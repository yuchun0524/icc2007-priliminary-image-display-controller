==> flow/design.v <==
module lcd_ctrl(clk, reset, datain, cmd, cmd_valid, dataout, output_valid, busy);
input           clk;
input           reset;
input   [7:0]   datain;
input   [2:0]   cmd;
input           cmd_valid;
output  reg     [7:0]dataout;
output  reg     output_valid;
output  reg     busy;
reg   [7:0]buffer[35:0];   
reg   [5:0]count;
reg   [3:0]out_count;
reg   [5:0]origin;
reg   valid;
parameter reflash = 3'd0,
          load = 3'd1,
          right = 3'd2,
          left = 3'd3,
          up = 3'd4,
          down = 3'd5;  
integer i;
always@(posedge clk)
  begin
    if(reset)
      begin
        origin <= 6'd0;
        valid <= 1'b0;
        output_valid <= 1'b0;  
        out_count <= 4'd0; 
        busy <= 1'b0;      
        count <= 6'd0;  
        for(i = 0; i < 36; i = i + 1)
          begin
            buffer[i] <= 0;
        end 
    end
    else
      begin
        if(cmd_valid)
          begin
            if(!busy)
              begin
                busy <= 1'b1;
                case(cmd)
                  reflash:begin
                    origin <= origin;
                    output_valid <= 1'b1;
                  end
                  load:begin          
                    origin <= 6'd14;
                    valid <= 1'b1;  
                    output_valid <= 1'b0; 
                  end
                  right:begin
                    if(origin == 6'd3 || origin == 6'd9 || origin == 6'd15 || origin == 6'd21)
                      origin <= origin;
                    else
                      origin <= origin + 1;
                    output_valid <= 1'b1;
                  end
                  left:begin
                    if(origin == 6'd0 || origin == 6'd6 || origin == 6'd12 || origin == 6'd18)
                      origin <= origin;
                    else
                      origin <= origin - 1;
                    output_valid <= 1'b1;
                  end
                  up:begin
                    if(origin == 6'd0 || origin == 6'd1 || origin == 6'd2 || origin == 6'd3)
                      origin <= origin;
                    else
                      origin <= origin - 6;
                    output_valid <= 1'b1;
                  end
                  down:begin
                    if(origin == 6'd18 || origin == 6'd19 || origin == 6'd20 || origin == 6'd21)
                      origin <= origin;
                    else
                      origin <= origin + 6;
                    output_valid <= 1'b1;
                  end
                  default:begin
                    origin <= origin;
                    output_valid <= 1'b0;
                  end
                endcase
            end
            else
              begin
                origin <= origin;
                valid <= valid;
                output_valid <= output_valid;
            end
        end 
        else
          begin
            output_valid <= output_valid;
            origin <= origin;
            valid <= valid;
            if(valid)
              begin
                busy <= 1'b1;
                if(count == 6'd36)
                  begin
                    count <= count;
                    output_valid <= 1'b1;
                    valid <= 1'b0;
                end
       	        else
                  begin         
                    buffer[count] <= datain;
                    count <= count + 1;
                    output_valid <= 1'b0;
                end
            end
            else
              begin
                if(output_valid)
                  begin  
                    if(out_count == 4'd8)
                      begin                     
                        busy <= 1'b0;
                        output_valid <= 1'b0;
                        out_count <= 4'd0;
                        count <= 6'd0;
                        origin <= origin - 14;
                    end
                    else 
                      begin                       
              	         busy <= 1'b1;
              	         out_count <= out_count + 1'b1;
                        if(out_count == 4'd2 || out_count == 4'd5)
              	           begin
                            origin <= origin + 4;
                        end               	 	 	
                        else
                          begin             
                            origin <= origin + 1; 
                    	   end
                    end
                end
                else
                  begin
                    origin <= origin;
                    valid <= valid;
                   	output_valid <= output_valid;
                end
          	 end
        end
    end
end  
always@(negedge clk)
begin
  if(reset)
      dataout <= 8'd0;     
  else
    begin
    if(valid)
        dataout <= 8'd0;
    else
        dataout <= buffer[origin];
  end 
end                                                                             
endmodule
### From RTL to reports: lcd_ctrl

The steps from the RTL of lcd_ctrl to its reports follow in flow order.
Lines are those of the file above, counted from 1.
Library cell names are shortened.
A cell with n/a has no value.

| inputs | value |
|---|---|
| design top | lcd_ctrl |
| clock input | clk |
| library | sky130hd |
| library corner | tt_025C_1v80 |

### After elaboration

Counts by Yosys on the flattened word-level netlist (proc, flatten, opt, wreduce; memories kept). Register bits leave out memories and registers merged into their read ports (data or address). Print and check cells are left out. Cells with the same type and inputs are merged into one.
Memory sizes are those after Yosys's memory passes, which may raise the word count (mostly to a power of two), join words into wider ones and drop unused or constant bits.

| cells by class | value |
|---|---|
| reductions and logical operators | 25 |
| bitwise gates (word level) | 2 |
| divide/modulo/power cells | 0 |
| $add $sub $neg | 8 |
| equal/unequal tests | 29 |
| multipliers | 0 |
| muxes and demuxes | 42 |
| shifts and indexed selects | 0 |
| magnitude comparators | 0 |

Operators with widths:

| kind | count |
|---|---|
| 6-bit 2-to-1 mux | 18 |
| 8-bit 2-to-1 mux | 4 |
| 6-bit parallel mux with 5-bit select | 1 |
| 6-bit by 5-bit equality test with 1-bit output with constant B | 4 |
| 6-bit by 4-bit equality test with 1-bit output with constant B | 3 |
| 1-bit 2-to-1 mux | 18 |
| 1-bit logical OR | 13 |
| 3-bit != test with constant B | 4 |
| 6-bit by 1-bit adder with 6-bit output with constant B | 2 |
| 6-bit by 2-bit equality test with 1-bit output with constant B | 2 |
| 6-bit by 3-bit adder with 6-bit output with constant B | 2 |
| 8-bit AND reduction | 1 |
| 2-bit != test with constant B | 3 |
| 2-bit nonzero test | 3 |
| 3-bit by 2-bit equality test with 1-bit output with constant B | 2 |
| 3-bit equality test with constant B | 2 |
| 6-bit by 1-bit subtractor with 6-bit output with constant B | 1 |
| 6-bit by 1-bit equality test with 1-bit output with constant B | 1 |
| 6-bit by 1-bit != test with 1-bit output with constant B | 1 |
| 6-bit by 3-bit subtractor with 6-bit output with constant B | 1 |
| 6-bit by 3-bit equality test with 1-bit output with constant B | 1 |
| 6-bit by 4-bit subtractor with 6-bit output with constant B | 1 |
| 6-bit equality test with constant B | 1 |
| 6-bit logical NOT | 1 |
| 5-bit OR reduction | 1 |
| 4-bit by 1-bit adder with 4-bit output with constant B | 1 |
| 4-bit by 2-bit equality test with 1-bit output with constant B | 1 |
| 4-bit by 3-bit equality test with 1-bit output with constant B | 1 |

Not listed: further kinds 11, cells in them 12.

| storage and ports | value |
|---|---|
| bits in writable memories | 512 |
| flip-flop bits (word level) | 19 |
| bits in read-only memories | 0 |
| output and inout bits | 10 |
| memories | 1 |
| bits of input ports | 14 |
| latch bits | 0 |

Memories:

| memory | depth | bits a word | RTL line | RTL |
|---|---|---|---|---|
| buffer | 64 | 8 | 10 | `reg   [7:0]buffer[35:0];` |

### Depth

Yosys ltp: most cells in a row. Word level: on the elaborated netlist, between registers, memories and ports. Mapped: between sequential cells and ports; inverters and the memories' decode and read muxes count.

| logic depth | value |
|---|---|
| depth after elaboration | 8 |
| ABC_AREA | 0 |
| mapped depth | 12 |
| mapped depth without buffers | 8 |

### Synthesis result

Source: synth_stat.txt of the flow (Yosys; design flattened, memories mapped). It holds for the ABC_AREA given above (unset counts as 0); a run with the other value may have another netlist.
The area totals of this step are shown rounded.

| mapped netlist | value |
|---|---|
| synthesis area | 24090 um2 |
| cells in the netlist | 1566 |
| mapped flip-flops | 539 |
| buffers | 95 |

Cells by type:

| type | count | total area (um2) |
|---|---|---|
| edfxtp_1 | 512 | 1.54E+04 |
| mux4_2 | 101 | 2.27E+03 |
| and2_1 | 289 | 1.81E+03 |
| dfxtp_1 | 27 | 540.518 |
| mux2i_1 | 52 | 520.499 |
| nor2_1 | 90 | 337.824 |
| ha_1 | 19 | 237.728 |
| or2_2 | 37 | 231.472 |
| nand2_1 | 58 | 217.709 |
| a21oi_1 | 43 | 215.206 |
| a221oi_1 | 21 | 183.926 |
| clkbuf_1 | 49 | 183.926 |
| mux4_1 | 7 | 183.926 |
| o21ai_0 | 32 | 160.154 |
| nand3_1 | 30 | 150.144 |
| buf_4 | 14 | 105.101 |
| buf_6 | 9 | 101.347 |
| nor2b_1 | 15 | 93.84 |

Other cell types: 46; their cells: 161.

# Flow runs of lcd_ctrl

2 stored runs of lcd_ctrl in the flow (synthesis by Yosys, layout by OpenROAD, sky130hd cells), in arbitrary order. Constraints: input delay and output delay 20% of the set period each, output load 0.01 pF.
"power consumption": no workload was simulated; the value follows from the tool's default switching activity.
The measured numbers are rounded.

#### Run A

| setting | value |
|---|---|
| period_ns | `2.39` |
| CORE_UTILIZATION | `46` |
| SETUP_SLACK_MARGIN | `0.41` |
| PLACE_DENSITY_LB_ADDON | `0.01` |
| ABC_AREA | `0` |
| GPL_ROUTABILITY_DRIVEN | `1` |
| CTS_CLUSTER_DIAMETER | `271` |
| SLEW_MARGIN | `30` |
| CAP_MARGIN | `20` |
| CORE_MARGIN | `2` |

| result | value |
|---|---|
| die size | 54210 um2 |
| summed negative setup slack | -13.23 ns |
| utilization | 59.0 % |
| worst hold slack in the final report | 0.190 ns |
| synthesized cell area | 24090 um2 |
| power consumption | 22050 uW |
| lowest setup slack | -0.979 ns |

#### Run B

| setting | value |
|---|---|
| period_ns | `3.86` |
| CORE_UTILIZATION | `64` |
| SETUP_SLACK_MARGIN | `1.14` |
| PLACE_DENSITY_LB_ADDON | `0.22` |
| HOLD_SLACK_MARGIN | `0.16` |
| CORE_ASPECT_RATIO | `1.02` |
| CORE_MARGIN | `9` |
| CELL_PAD_IN_SITES_DETAIL_PLACEMENT | `2` |
| TNS_END_PERCENT | `25` |
| GPL_TIMING_DRIVEN | `1` |
| GPL_ROUTABILITY_DRIVEN | `0` |
| CTS_CLUSTER_SIZE | `16` |
| SLEW_MARGIN | `10` |
| MIN_ROUTING_LAYER | `met1` |
| CAP_MARGIN | `20` |

Incomplete, placement halted on a tool error.
